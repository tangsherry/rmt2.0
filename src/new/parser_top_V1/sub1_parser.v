==> flow/design.v <==
`timescale 1ns / 1ps
module sub1_parser #(
	parameter SUB_PKTS_LEN = 128,
	parameter L_PARSE_ACT_LEN = 8,
	parameter VAL_OUT_LEN = 64
)
(
	input				clk,
	input				aresetn,
	input						    parse_act_valid,
	input [L_PARSE_ACT_LEN-1:0]	    parse_act,
	input [SUB_PKTS_LEN-1:0]	    pkts_hdr,
	output reg					    val_out_valid,
	output reg [VAL_OUT_LEN-1:0]	val_out,
	output reg [1:0]			    val_out_type,
	output reg [2:0]			    val_out_seq,    
	output reg 						o_sub_seg_valid
);
always @(posedge clk) begin
	if(~aresetn) begin
		val_out_valid <= 1'b0;
		val_out_type <= 2'b00;
		val_out <= 64'd0;
		o_sub_seg_valid <= 1'd0;
		val_out_seq <= 3'd0;
	end
	else if (parse_act_valid) begin
		val_out_seq <= parse_act[4:2];
		o_sub_seg_valid <= 1'b1;
		case({parse_act[1:0]})
			3'b01: begin
				val_out_valid <= 1'b1;
				val_out_type <= 2'b01;
				val_out[15:0] <= pkts_hdr[(parse_act[7:5])*8 +: 16];
			end
			3'b10: begin
				val_out_valid <= 1'b1;
				val_out_type <= 2'b10;
				val_out[31:0] <= pkts_hdr[(parse_act[7:5])*8 +: 32];
			end
			3'b11: begin
				val_out_valid <= 1'b1;
				val_out_type <= 2'b11;
				val_out[63:0] <= pkts_hdr[(parse_act[7:5])*8 +: 64];
			end
			default: begin
				val_out_valid <= 1'b0;
				val_out_type <= 2'b00;
				val_out <= 0;
			end
		endcase
	end
	else begin
		val_out_valid <= 1'b0;
		o_sub_seg_valid <= 1'b0;
	end
end
endmodule
# From RTL to reports: sub1_parser

What the tools print for sub1_parser, step after step.
Lines are those of the file above, counted from 1.
Operators: Yosys type, input widths -> output width; for muxes data width and select width s.
Library cell names are shortened.
A cell with - has no value.

Top: sub1_parser
Clock input: clk
Standard-cell library: sky130hd
Library corner: tt_025C_1v80

# Elaborated design

Yosys after proc, flatten, opt, wreduce and memory -nomap, before mapping. Memory bits, and registers merged into a memory's read port (data or address), are not among the register bits. Print and check cells are not counted.

Register bits: 71
Input port bits: 139
Output and inout port bits: 71

Equality and inequality tests: 3
Shift-type cells: 3
Muxes and demuxes: 6
Bitwise gates (word level): 2
Reductions and logical operators: 5

Operators with widths:

| kind               | count |
| $shiftx 128x7->16  | 1 |
| $shiftx 128x7->32  | 1 |
| $shiftx 128x7->64  | 1 |
| $pmux 16 s3        | 2 |
| $pmux 32 s2        | 1 |
| $reduce_and 2->1   | 3 |
| $pmux 2 s3         | 1 |
| $eq 2x2->1 const B | 2 |
| $reduce_or 3->1    | 1 |
| $not 1->1          | 2 |
| $eq 2x1->1 const B | 1 |
| $reduce_or 2->1    | 1 |
| $mux 1             | 2 |

# Depth

Longest topological path by Yosys (ltp), each cell counted once; first at word level (registers and memories cut), then after technology mapping (sequential cells cut; the memories' decode and read muxes count).

Depth in word-level cells: 4
ABC_AREA: 0
Depth in mapped cells: 8
Mapped depth without buffers: 5

# After synthesis

Source: synth_stat.txt of the flow (Yosys; design flattened, memories mapped). It holds for the ABC_AREA given above (unset counts as 0); a run with the other value may have another netlist.
Totals and module areas in this step are rounded.

Cells in the netlist: 469
Mapped area: 5411 um2
Sequential part of the area: 1421 um2
Mapped flip-flops: 71
Buffer cells: 55

Cells by type:

| cell     | count | area in all (um2) |
| dfxtp_1  | 71    | 1.42E+03 |
| mux4_2   | 55    | 1.24E+03 |
| mux2_2   | 47    | 529.258 |
| a221o_1  | 33    | 330.317 |
| mux2i_1  | 25    | 250.24 |
| o22ai_1  | 31    | 193.936 |
| mux4_1   | 7     | 183.926 |
| and4b_1  | 17    | 170.163 |
| o221ai_1 | 15    | 131.376 |
| o31ai_1  | 16    | 120.115 |
| and3_1   | 18    | 112.608 |
| buf_2    | 21    | 105.101 |
| clkbuf_1 | 23    | 86.333 |
| nand3_1  | 15    | 75.072 |
| inv_1    | 19    | 71.318 |
| nand2_1  | 18    | 67.565 |
| ha_1     | 4     | 50.048 |
| buf_6    | 4     | 45.043 |

Not listed: further types 18, cells in them 30.

# Path before layout

Source: OpenSTA report_checks on the synthesized netlist (no wires, ideal clock, input and output delay 20% of the period each), path of least setup slack; recovery checks are left aside. Register names are those of the netlist, which keeps one name where synthesis merged equal registers.

Kind: input port to flip-flop
Start: input parse_act[0]
End: register val_out[56]
Period: 3.3 ns
Input delay: 0.660 ns
Library setup time: 0.122 ns
Data arrival time: 2.014 ns
Data required time: 3.178 ns
Slack: 1.164 ns
Delay of the path: 1.476 ns
Stages on the path: 8
Period reached after synthesis: 2.136 ns

"delay of the path" = arrival - input delay + setup time.
"stages on the path": output pins that drive a net of the path, with the launching flip-flop's if there is one; two outputs of one cell count as two.
"period reached after synthesis" is the clock period less the worst setup slack; recovery checks do not enter. This is arithmetic on one report: input and output delays are still those of the set period (20% each).
Between the ends stands the longest chain of elaborated cells between them, by number of cells; it is not shown to be the way that was timed. Of several equally long chains one is given.
Each line given opens the expression or statement behind the cell; cells for indexed reads and writes are added by Yosys, which also makes memories of some case tables.
A register here has more assigning lines than the two given.

Cell sequence: inv_1 -> ha_1 -> and4b_1 -> clkbuf_1 -> nor2b_1 -> buf_2 -> buf_4 -> a221o_1
Cells in the longest elaborated chain: 4

RTL lines, path post-synthesis:

| what               | RTL line | text |
| start: declaration | 11       | `input [L_PARSE_ACT_LEN-1:0] parse_act,` |
| $eq 2x2->1         | 30       | `case({parse_act[1:0]})` |
| $reduce_or 2->1    | -        |  |
| $not 1->1          | -        |  |
| $reduce_and 2->1   | -        |  |
| end: assignment    | 23       | `val_out <= 64'd0;` |
| end: assignment    | 44       | `val_out[63:0] <= pkts_hdr[(parse_act[7:5])*8 +: 64];` |
| end: declaration   | 14       | `output reg [VAL_OUT_LEN-1:0] val_out,` |

# Timing after layout

From the final timing report of run 1: the path of least setup slack in the routed layout; clock arrival at registers is part of the times.

Kind: input port to flip-flop
Start: input parse_act[0]
End: register val_out[20]
Period: 1.12 ns
Input delay: 0.22 ns
Library setup time: 0.11 ns
Data arrival time: 1.64 ns
Data required time: 1.35 ns
Slack: -0.29 ns
Stages on the path: 8

Between the ends stands the longest chain of elaborated cells between them, by number of cells; it is not shown to be the way that was timed. Of several equally long chains one is given.
A register here has more assigning lines than the two given.

Cell sequence: buf_12 -> ha_4 -> buf_6 -> o211a_4 -> buf_6 -> buf_12 -> and4b_1 -> a221o_1
Cells in the longest elaborated chain: 3

RTL lines, path post-layout:

| what               | RTL line | text |
| start: declaration | 11       | `input [L_PARSE_ACT_LEN-1:0] parse_act,` |
| $eq 2x1->1         | 30       | `case({parse_act[1:0]})` |
| $not 1->1          | -        |  |
| $reduce_and 2->1   | -        |  |
| end: assignment    | 39       | `val_out[31:0] <= pkts_hdr[(parse_act[7:5])*8 +: 32];` |
| end: assignment    | 44       | `val_out[63:0] <= pkts_hdr[(parse_act[7:5])*8 +: 64];` |
| end: declaration   | 14       | `output reg [VAL_OUT_LEN-1:0] val_out,` |

Ticket comment

Record of 2 stored runs of the RTL-to-layout flow on sub1_parser, platform sky130hd. The runs are unordered. Constraints: input delay and output delay 20% of the set period each, output load 0.01 pF.
By "clock period reached" is meant the clock period of the run minus its worst setup slack. This is arithmetic on one report: input and output delays are still those of the set period (20% each).
"critical setup path time" means the part of the period allowed to the worst setup path (the constraints hold back 20% at inputs and 20% at outputs) less its slack; where the path has registers, the arrival times of their clocks count too.
"total power after layout" is the tool's figure for a default switching activity; nothing was simulated.
The results are shown rounded.
Settings: - = not set for that run.

| item                                         | run 1                   | run 2                   |
| period_ns                                    | 1.12                    | 1.87                    |
| CORE_UTILIZATION                             | 18                      | 40                      |
| SETUP_SLACK_MARGIN                           | 0.11                    | 0.09                    |
| PLACE_DENSITY_LB_ADDON                       | 0.11                    | -                       |
| CORE_ASPECT_RATIO                            | 0.56                    | -                       |
| CELL_PAD_IN_SITES_GLOBAL_PLACEMENT           | 1                       | -                       |
| CELL_PAD_IN_SITES_DETAIL_PLACEMENT           | 2                       | -                       |
| GPL_ROUTABILITY_DRIVEN                       | 1                       | -                       |
| CTS_CLUSTER_DIAMETER                         | 48                      | -                       |
| CAP_MARGIN                                   | 25                      | 20                      |
| CORE_MARGIN                                  | 2                       | 2                       |
| SLEW_MARGIN                                  | 20                      | 20                      |
| setup total negative slack (ns)              | -12.03                  | 0.000                   |
| die footprint (um2)                          | 31520                   | 14470                   |
| clock period reached (ns)                    | 1.406                   | 1.711                   |
| total power after layout (mW)                | 8.835                   | 4.950                   |
| worst hold slack (ns)                        | 0.271                   | 0.455                   |
| final design utilization (%)                 | 36.2                    | 63.2                    |
| standard-cell area of the final layout (um2) | 10720                   | 8373                    |
| critical setup path time (ns)                | 1.18                    | 1.34                    |
| kind of the worst setup path                 | input port to flip-flop | input port to flip-flop |
| worst setup slack after layout (ns)          | -0.286                  | 0.159                   |
| mapped cell area after synthesis (um2)       | 5411                    | 5411                    |
