==> flow/design.v <==
`timescale 1ns/1ns
module reg_rw_v1_0(
    input                i_clk       
   ,input                i_rst 
   ,input                i_ini_en      
   ,output  reg [7:0]    o_reg       
   ,input                i_cs         
   ,input       [7:0]    i_ini_value         
   ,input       [7:0 ]   i_wdat              
   );
    always @ (posedge i_clk) begin
      if(i_rst == 1'b0) begin
         o_reg <= 1'b0;
      end
      else if(i_cs == 1'b1) begin  
         o_reg[7:0]   <= i_wdat[7:0]+1'b1  ; 
      end
      else if(i_ini_en == 1'b1)begin
         o_reg  <= i_ini_value;  
      end
      else begin               
      	o_reg  <= o_reg  ;  
      end                             
    end  
endmodule
# ---- Reports on reg_rw_v1_0
# What the tools print for reg_rw_v1_0, step after step.
# Lines are those of the file above, counted from 1.
# Library cell names are shortened.
# The mark n/a stands for no value.
dict set report inputs {
  top {reg_rw_v1_0}
  clk_port {i_clk}
  library {sky130hd}
  lib_corner {tt_025C_1v80}
}

# ---- Word level
# Yosys after proc, flatten, opt, wreduce and memory -nomap, before mapping. Memory bits, and registers merged into a memory's read port (data or address), are not among the register bits. Print and check cells are not counted. Equal cells are merged and count once.
dict set report classes {
  addsub 1
  n_mux 2
  reduce_and_logical 1
}
# cell n
set ops {}
lappend ops {{2-to-1 mux 8 bit} 2}
lappend ops {{adder 8 x 1 -> 8 bit with constant B} 1}
lappend ops {{nonzero test 2 bit} 1}
dict set report word_totals {
  regBits 8
  in_bits 20
  output_inout_bits 8
  wordCells 5
}

# ---- Longest topological paths
# Longest topological path by Yosys (ltp), each cell counted once; first at word level (registers and memories cut), then after technology mapping (sequential cells cut; the memories' decode and read muxes count).
dict set report depth {
  word_depth 2
  ABC_AREA 0
  ltp_mapped 4
  mapped_depth_nobuf 4
}

# ---- Synthesis result
# The flow's flattened synthesis, as Yosys stat reports it; memories are mapped. The netlist is that of the ABC_AREA named above (0 if unset); the other value can give another one.
# Totals and module areas in this step are rounded.
# type n type_area_um2
set types {}
lappend types {dfxtp_1 8 160.154}
lappend types {mux2_2 7 78.826}
lappend types {o21ai_0 9 45.043}
lappend types {nand3_1 4 20.019}
lappend types {o211a_1 2 20.019}
lappend types {a31oi_1 3 18.768}
lappend types {or3_1 3 18.768}
lappend types {xor2_1 2 17.517}
lappend types {nand2_1 4 15.014}
lappend types {ha_1 1 12.512}
lappend types {nand4_2 1 12.512}
lappend types {a21oi_1 2 10.01}
lappend types {mux2i_1 1 10.01}
lappend types {xnor2_1 1 8.758}
lappend types {and2_1 1 6.256}
lappend types {buf_2 1 5.005}
lappend types {clkbuf_1 1 3.754}
lappend types {inv_1 1 3.754}
dict set report mapped {
  stdcells 52
  area_um2 466.7
  flip_flops 8
  buf_cells 2
}

# ---- Worst setup path after synthesis
# Path of least setup slack by OpenSTA after synthesis, without wires, with an ideal clock, recovery checks aside; 20% of the period is set as input and as output delay. Where synthesis merged equal registers, the netlist keeps one of their names.
dict set report synth_path {
  path_kind {input port to flip-flop}
  start {in i_ini_en}
  end {reg o_reg[5]}
  tclk_ns 1.07
  in_delay_ns 0.214
  t_first_pin_ns 0.214
  t_arrival_ns 0.892
  required_time_ns 0.934
  path_slack_ns 0.041
  path_delay_ns 0.814
  path_stages 4
  path_buffers 1
  period_less_setup_slack_ns 1.029
}
# "path_delay_ns" is the arrival time less input delay plus setup time.
# "path_stages": output pins that drive a net of the path, with the launching flip-flop's if there is one; two outputs of one cell count as two.
# "period_less_setup_slack_ns" = period - worst setup slack (recovery checks aside). The figure is calculated, with input and output delays left at 20% of the set period.
# The rows between start and end are the longest chain of elaborated cells between them; the timing report does not say that the signal goes this way. Where chains are equally long, one stands for them.
# Each line given opens the expression or statement behind the cell; cells for indexed reads and writes are added by Yosys, which also makes memories of some case tables.
# At most two assigning lines are given for a register; there are more.
dict set report synth_between {
  path_cell_list {buf_2 -> mux2_2 -> o21ai_0 -> a31oi_1}
  elab_chain_cells 2
  cells_between 3
  classes_between {2 x mux; 1 x reduce/logical}
}
# item line
set synth_rtl {}
lappend synth_rtl {{start: declaration} 5} ;# ,input                i_ini_en
lappend synth_rtl {{2-to-1 mux 8 bit} 18} ;# else if(i_ini_en == 1'b1)begin
lappend synth_rtl {{2-to-1 mux 8 bit} 15} ;# else if(i_cs == 1'b1) begin
lappend synth_rtl {{end: assignment} 16} ;# o_reg[7:0]   <= i_wdat[7:0]+1'b1  ;
lappend synth_rtl {{end: assignment} 19} ;# o_reg  <= i_ini_value;
lappend synth_rtl {{end: declaration} 6} ;# ,output  reg [7:0]    o_reg

# ---- Timing after layout
# Path of least setup slack in the final report of entry A (OpenROAD, finished layout, wires in). Where an end is a register, its clock arrival counts in the times.
dict set report layout_path {
  path_kind {input port to flip-flop}
  start {in i_wdat[5]}
  end {reg o_reg[7]}
  tclk_ns 1.25
  in_delay_ns 0.25
  t_first_pin_ns 0.25
  t_arrival_ns 1.37
  required_time_ns 1.43
  path_slack_ns 0.06
  path_stages 4
  path_buffers 1
}
# The rows between start and end are the longest chain of elaborated cells between them; the timing report does not say that the signal goes this way. Where chains are equally long, one stands for them.
# At most two assigning lines are given for a register; there are more.
dict set report layout_between {
  path_cell_list {clkdlybuf4s50_1 -> nand4_2 -> or3_1 -> a31oi_1}
  elab_chain_cells 2
  cells_between 2
  classes_between {1 x add/sub; 1 x mux}
}
# item line
set layout_rtl {}
lappend layout_rtl {{start: declaration} 9} ;# ,input       [7:0 ]   i_wdat
lappend layout_rtl {{adder 8 x 1 -> 8 bit} 16} ;# o_reg[7:0]   <= i_wdat[7:0]+1'b1  ;
lappend layout_rtl {{2-to-1 mux 8 bit} 15} ;# else if(i_cs == 1'b1) begin
lappend layout_rtl {{end: assignment} 16}
lappend layout_rtl {{end: assignment} 19} ;# o_reg  <= i_ini_value;
lappend layout_rtl {{end: declaration} 6} ;# ,output  reg [7:0]    o_reg

==> runs of reg_rw_v1_0 <==
reg_rw_v1_0 through Yosys and OpenROAD on sky130hd: 2 stored runs, unordered, with their settings and measured results. The constraints put input and output delay at 20% of the set period each and load the outputs with 0.01 pF.
By "achieved_clock_period_ns" is meant the clock period of the run minus its worst setup slack. This is arithmetic on one report: input and output delays are still those of the set period (20% each).
"worst_path_ns": the worst setup path's part of the clock period (all of it between registers, 20% less for each end at a port) less its slack. A launch clock that arrives late makes it longer, a capture clock that arrives late makes it shorter.
"fin_power_mw": no workload was simulated; the value follows from the tool's default switching activity.
Values from the reports are rounded here.

# entry A
==> flow/run.sh <==
#!/bin/bash
# the make line also repeats the synthesis and layout settings of config.mk as NAME=value (left out here)
make -C /OpenROAD-flow-scripts/flow DESIGN_CONFIG=/design/flow/config.mk WORK_HOME=/design/flow/orfs CLKGATE_MAP_FILE= finish
==> flow/config.mk <==
export PLATFORM = sky130hd
export DESIGN_NAME = reg_rw_v1_0
export DESIGN_NICKNAME = reg_rw_v1_0
export VERILOG_FILES = /design/flow/design.v
export SDC_FILE = /design/flow/constraint.sdc
export NUM_CORES = 4
export LEC_CHECK = 0
export ABC_AREA = 0
export CAP_MARGIN = 10
export CORE_MARGIN = 7
export CORE_UTILIZATION = 33
export CTS_CLUSTER_DIAMETER = 234
export GPL_ROUTABILITY_DRIVEN = 1
export PLACE_DENSITY_LB_ADDON = 0.17
export SLEW_MARGIN = 20
==> flow/constraint.sdc <==
create_clock -name core_clock -period 1.25 [get_ports {i_clk}]
set_input_delay 0.2500 -clock core_clock [delete_from_list [all_inputs] [get_ports {i_clk}]]
set_output_delay 0.2500 -clock core_clock [all_outputs]
set_load 0.01 [all_outputs]

==> entry A: results <==
fin_power_mw=0.6918
hold_worst_slack_ns=0.446
total_negative_slack_ns=0.000
achieved_clock_period_ns=1.188
dieArea_um2=2663
finalUtil_frac=0.659
worst_path_ns=0.94
worst_setup_path_type="input port to flip-flop"
worstSetupSlack_ns=0.062
synth_area_um2=466.7
finalCellArea_um2=857.1

# entry B
==> flow/run.sh <==
#!/bin/bash
# the make line also repeats the synthesis and layout settings of config.mk as NAME=value (left out here)
make -C /OpenROAD-flow-scripts/flow DESIGN_CONFIG=/design/flow/config.mk WORK_HOME=/design/flow/orfs CLKGATE_MAP_FILE= finish
==> flow/config.mk <==
export PLATFORM = sky130hd
export DESIGN_NAME = reg_rw_v1_0
export DESIGN_NICKNAME = reg_rw_v1_0
export VERILOG_FILES = /design/flow/design.v
export SDC_FILE = /design/flow/constraint.sdc
export NUM_CORES = 4
export LEC_CHECK = 0
export ABC_AREA = 0
export CAP_MARGIN = 20
export CORE_MARGIN = 2
export CORE_UTILIZATION = 16
export GPL_ROUTABILITY_DRIVEN = 1
export MIN_ROUTING_LAYER = met2
export PLACE_DENSITY = 0.67
export SETUP_SLACK_MARGIN = 0.01
export SLEW_MARGIN = 0
export TNS_END_PERCENT = 60
==> flow/constraint.sdc <==
create_clock -name core_clock -period 1.38 [get_ports {i_clk}]
set_input_delay 0.2760 -clock core_clock [delete_from_list [all_inputs] [get_ports {i_clk}]]
set_output_delay 0.2760 -clock core_clock [all_outputs]
set_load 0.01 [all_outputs]

==> entry B: results <==
fin_power_mw=0.6298
hold_worst_slack_ns=0.512
total_negative_slack_ns=0.000
achieved_clock_period_ns=1.269
dieArea_um2=3365
finalUtil_frac=0.315
worst_path_ns=0.99
worst_setup_path_type="input port to flip-flop"
worstSetupSlack_ns=0.111
synth_area_um2=466.7
finalCellArea_um2=869.6
